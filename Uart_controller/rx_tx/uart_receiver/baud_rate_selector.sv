==> flow/design.v <==
module clock_divider(
    input logic clk_in,          
    input logic reset,           
    output logic clk_out=1'b1,        
    input logic [31:0]DIV_FACTOR
);
    logic [31:0] counter;
    always_ff @(posedge clk_in or posedge reset) begin
        if (reset) begin
            counter <= 32'b0;
            clk_out <= 1'b0;
        end else begin
            if (counter == (DIV_FACTOR/2) - 1) begin
                clk_out <= ~clk_out;
                counter <= 32'b0;
            end else begin
                counter <= counter + 1;
            end
        end
    end
endmodule
`timescale 1ns / 1ps
module baud_rate_selector(
    input logic clk_in,
    input logic reset,
    input logic [1:0] S,
    output logic clk_out
);
    logic clk_out_0, clk_out_1, clk_out_2, clk_out_3;
    clock_divider m_1(.clk_in(clk_in), .reset(reset), .clk_out(clk_out_0), .DIV_FACTOR(000_001_302));    
    clock_divider m_2(.clk_in(clk_in), .reset(reset), .clk_out(clk_out_1), .DIV_FACTOR(000_000_651));    
    clock_divider m_3(.clk_in(clk_in), .reset(reset), .clk_out(clk_out_2), .DIV_FACTOR(000_000_054));    
    clock_divider m_4(.clk_in(clk_in), .reset(reset), .clk_out(clk_out_3), .DIV_FACTOR(100_000_000));
 always_ff @(posedge clk_in)
 begin
        case (S)
            2'b00: clk_out = clk_out_0;
            2'b01: clk_out = clk_out_1;
            2'b10: clk_out = clk_out_2;
            2'b11: clk_out = clk_out_3;
            default: clk_out = clk_out_3; 
        endcase
    end
endmodule
## Step by step through the tools: baud_rate_selector

Tool output for the design above, in the order of the flow.
Line numbers count from 1 in the design file above.
Operators carry their Yosys type and port widths (W data, S select, Z words).
Cell names lack the library's common part.
Not given: -

| set-up | value |
|---|---|
| design top | baud_rate_selector |
| clock port | clk_in |
| standard-cell library | sky130hd |
| timing corner | tt_025C_1v80 |

## Word level

Source: Yosys, flattened and elaborated, memories not mapped. Widths are those after wreduce; folded enables and synchronous resets count as part of the registers. Registers that Yosys merges into a memory's read port (data or address) are not register bits. Print and check cells do not count. Equal cells are merged and count once.

| operators by class | value |
|---|---|
| add/sub/neg operators | 4 |
| eq/ne operators | 7 |
| mux-type cells | 5 |
| bitwise gates (word level) | 4 |
| reductions and logical operators | 1 |

Operator list:

| cell | number |
|---|---|
| $add A32 B1 Y32 const B | 4 |
| $mux W32 | 4 |
| $eq A32 B10 Y1 const B | 1 |
| $eq A32 B26 Y1 const B | 1 |
| $eq A32 B5 Y1 const B | 1 |
| $eq A32 B9 Y1 const B | 1 |
| $not A1 Y1 | 4 |
| $eq A2 B2 Y1 const B | 2 |
| $pmux W1 S4 | 1 |
| $eq A2 B1 Y1 const B | 1 |
| $logic_not A2 Y1 | 1 |

| word-level totals | value |
|---|---|
| bits in registers | 133 |
| bits of input ports | 4 |
| output and inout bits | 1 |
| elaborated cells | 30 |

## Longest topological paths

Longest topological path by Yosys (ltp), each cell counted once; first at word level (registers and memories cut), then after technology mapping (sequential cells cut; the memories' decode and read muxes count).

| logic depth | value |
|---|---|
| depth after elaboration | 2 |
| ABC_AREA | 0 |
| depth in mapped cells | 6 |
| depth with buffers taken out | 6 |

## Mapped cells and area

Source: synth_stat.txt of the flow (Yosys; design flattened, memories mapped). It holds for the ABC_AREA given above (unset counts as 0); a run with the other value may have another netlist.
Totals and module areas in this step are rounded.

| synthesis totals | value |
|---|---|
| standard cells after synthesis | 568 |
| chip area (Yosys) | 6193 µm² |
| sequential part of the area | 3323 µm² |
| flip-flop cells | 133 |
| buffers | 5 |

Cell types:

| cell type | number | total area (µm²) |
|---|---|---|
| dfrtp_1 | 132 | 3.3E+03 |
| xnor2_1 | 76 | 665.638 |
| xor2_1 | 46 | 402.886 |
| nand3_1 | 51 | 255.245 |
| nor2_1 | 60 | 225.216 |
| nand4_1 | 35 | 218.96 |
| nand2_1 | 41 | 153.898 |
| and3_1 | 18 | 112.608 |
| nor4_1 | 18 | 112.608 |
| nor3_1 | 18 | 90.086 |
| and4_1 | 10 | 87.584 |
| ha_1 | 7 | 87.584 |
| nor4_4 | 4 | 85.082 |
| nor4b_1 | 6 | 52.55 |
| inv_1 | 12 | 45.043 |
| mux4_2 | 1 | 22.522 |
| dfxtp_1 | 1 | 20.019 |
| nor4bb_1 | 2 | 20.019 |

Other cell types: 22; their cells: 30.
By module: a second synthesis without flattening, with its own total; a netlist apart from the flattened one above.

| second synthesis, totals | value |
|---|---|
| cell total of the unflattened synthesis | 1300 |
| area total of the unflattened synthesis | 11320 µm² |

Each row is one instance without its submodules.

Modules:

| module | instances | cells | area (µm²) | seq. area (µm²) |
|---|---|---|---|---|
| clock_divider | 4 | 324 | 2818 | 825.8 |
| baud_rate_selector | 1 | 4 | 50.0 | 20.0 |

## Timing after synthesis

Source: OpenSTA report_checks on the synthesized netlist (no wires, ideal clock, input and output delay 20% of the period each), path of least setup slack; recovery checks are left aside. Register names are those of the netlist, which keeps one name where synthesis merged equal registers.

| timing post-synthesis | value |
|---|---|
| path kind | register to register |
| from | reg m_4.counter[10] |
| to | reg m_4.counter[1] |
| clock period | 2.2 ns |
| setup time | 0.120 ns |
| launch time at the first pin | 0.000 ns |
| data arrival time | 1.770 ns |
| data required time | 2.080 ns |
| slack | 0.310 ns |
| path delay | 1.890 ns |
| stages | 5 |
| path buffers | 0 |
| period reached after synthesis | 1.89 ns |

"path delay" = arrival - input delay + setup time.
"stages" counts driving pins, that of a launching flip-flop among them; a cell with two outputs on the path counts twice.
"period reached after synthesis" = period - worst setup slack (recovery checks aside). The figure is calculated, with input and output delays left at 20% of the set period.
Between the ends stands the longest chain of elaborated cells between them, by number of cells; it is not shown to be the way that was timed. Of several equally long chains one is given.
Each line given opens the expression or statement behind the cell; cells for indexed reads and writes are added by Yosys, which also makes memories of some case tables.
A register here has more assigning lines than the two given.

| between the ends, post-synthesis | value |
|---|---|
| cells stage by stage | dfrtp_1 > or4_1 > or3_4 > nor4_4 > and2b_2 |
| cells in the longest elaborated chain | 2 |
| elaborated cells between the ends (all ways) | 2 |
| RTL lines with such cells | 1 |
| classes of those cells | eq/ne: 1; mux: 1 |

RTL lines, path post-synthesis:

| what | RTL line | text |
|---|---|---|
| from (decl) | 7 | `logic [31:0] counter;` |
| from (assign) | 10 | `counter <= 32'b0;` |
| from (assign) | 17 | `counter <= counter + 1;` |
| $eq A32 B26 Y1 | 13 | `if (counter == (DIV_FACTOR/2) - 1) begin` |
| $mux W32 | 13 |  |
| to (assign) | 15 | `counter <= 32'b0;` |
| to (assign) | 17 |  |
| to (decl) | 7 |  |

## Worst path after layout

Path of least setup slack in the final report of stored run 1 (OpenROAD, finished layout, wires in). Where an end is a register, its clock arrival counts in the times.

| timing post-layout | value |
|---|---|
| path kind | register to register |
| from | reg m_4.counter[11] |
| to | reg m_4.counter[15] |
| clock period | 2.11 ns |
| setup time | 0.11 ns |
| launch time at the first pin | 0.41 ns |
| data arrival time | 2.30 ns |
| data required time | 2.42 ns |
| slack | 0.12 ns |
| stages | 6 |
| path buffers | 1 |

Between the ends stands the longest chain of elaborated cells between them, by number of cells; it is not shown to be the way that was timed. Of several equally long chains one is given.
A register here has more assigning lines than the two given.

| between the ends, post-layout | value |
|---|---|
| cells stage by stage | dfrtp_1 > or4_4 > or3_4 > nor4_4 > buf_6 > and2b_2 |
| cells in the longest elaborated chain | 2 |
| elaborated cells between the ends (all ways) | 3 |
| RTL lines with such cells | 2 |
| classes of those cells | add/sub: 1; eq/ne: 1; mux: 1 |

RTL lines, path post-layout:

| what | RTL line | text |
|---|---|---|
| from (decl) | 7 | `logic [31:0] counter;` |
| from (assign) | 10 | `counter <= 32'b0;` |
| from (assign) | 17 | `counter <= counter + 1;` |
| $add A32 B1 Y32 | 17 |  |
| $mux W32 | 13 | `if (counter == (DIV_FACTOR/2) - 1) begin` |
| to (assign) | 15 | `counter <= 32'b0;` |
| to (assign) | 17 |  |
| to (decl) | 7 |  |

Below are 2 stored runs of the flow (Yosys, OpenROAD; platform sky130hd) on baud_rate_selector, each with its settings and what was measured, unordered. Constraints: input delay and output delay 20% of the set period each, output load 0.01 pF.
"achieved period" = clock period - worst setup slack. The figure is calculated, with input and output delays left at 20% of the set period.
"time used up by the worst setup path" is the time allowed to the run's worst setup path (the clock period less input and output delay, where it has them) less its slack. Clock arrival times count: a late capture clock shortens it, a late launch clock lengthens it.
"total design power": no workload was simulated; the value follows from the tool's default switching activity.
Results are given in rounded form.

## Stored run 1

==> flow/run.sh <==
#!/bin/bash
# the make line also repeats the synthesis and layout settings of config.mk as NAME=value (left out here)
make -C /OpenROAD-flow-scripts/flow DESIGN_CONFIG=/design/flow/config.mk WORK_HOME=/design/flow/orfs CLKGATE_MAP_FILE= finish
==> flow/config.mk <==
export PLATFORM = sky130hd
export DESIGN_NAME = baud_rate_selector
export DESIGN_NICKNAME = baud_rate_selector
export VERILOG_FILES = /design/flow/design.v
export SDC_FILE = /design/flow/constraint.sdc
export NUM_CORES = 4
export LEC_CHECK = 0
export CAP_MARGIN = 5
export CORE_ASPECT_RATIO = 0.82
export CORE_MARGIN = 2
export CORE_UTILIZATION = 43
export CTS_CLUSTER_SIZE = 84
export GPL_ROUTABILITY_DRIVEN = 0
export GPL_TIMING_DRIVEN = 0
export SETUP_SLACK_MARGIN = 0.24
export SLEW_MARGIN = 20
==> flow/constraint.sdc <==
create_clock -name core_clock -period 2.11 [get_ports {clk_in}]
set_input_delay 0.4220 -clock core_clock [delete_from_list [all_inputs] [get_ports {clk_in}]]
set_output_delay 0.4220 -clock core_clock [all_outputs]
set_load 0.01 [all_outputs]

| result of stored run 1 | value |
|---|---|
| post-synthesis cell area | 6193 µm² |
| standard-cell area after routing | 7515 µm² |
| worst setup slack after layout | 0.118 ns |
| total design power | 5827 uW |
| utilization | 0.537 |
| total negative setup slack | 0.000 ns |
| achieved period | 1.992 ns |
| time used up by the worst setup path | 1.99 ns |
| kind of the worst setup path | register to register |
| area of the die | 15380 µm² |

## Stored run 2

==> flow/run.sh <==
#!/bin/bash
# the make line also repeats the synthesis and layout settings of config.mk as NAME=value (left out here)
make -C /OpenROAD-flow-scripts/flow DESIGN_CONFIG=/design/flow/config.mk WORK_HOME=/design/flow/orfs CLKGATE_MAP_FILE= finish
==> flow/config.mk <==
export PLATFORM = sky130hd
export DESIGN_NAME = baud_rate_selector
export DESIGN_NICKNAME = baud_rate_selector
export VERILOG_FILES = /design/flow/design.v
export SDC_FILE = /design/flow/constraint.sdc
export NUM_CORES = 4
export LEC_CHECK = 0
export CAP_MARGIN = 10
export CELL_PAD_IN_SITES_DETAIL_PLACEMENT = 0
export CELL_PAD_IN_SITES_GLOBAL_PLACEMENT = 3
export CORE_ASPECT_RATIO = 0.59
export CORE_MARGIN = 2
export CORE_UTILIZATION = 39
export MIN_ROUTING_LAYER = met2
export PLACE_DENSITY_LB_ADDON = 0.18
export SETUP_SLACK_MARGIN = 0.07
export SLEW_MARGIN = 20
==> flow/constraint.sdc <==
create_clock -name core_clock -period 1.52 [get_ports {clk_in}]
set_input_delay 0.3040 -clock core_clock [delete_from_list [all_inputs] [get_ports {clk_in}]]
set_output_delay 0.3040 -clock core_clock [all_outputs]
set_load 0.01 [all_outputs]

| result of stored run 2 | value |
|---|---|
| post-synthesis cell area | 6193 µm² |
| standard-cell area after routing | 10120 µm² |
| worst setup slack after layout | -0.461 ns |
| total design power | 8427 uW |
| utilization | 0.649 |
| total negative setup slack | -10.83 ns |
| achieved period | 1.981 ns |
| time used up by the worst setup path | 1.98 ns |
| kind of the worst setup path | register to register |
| area of the die | 16940 µm² |
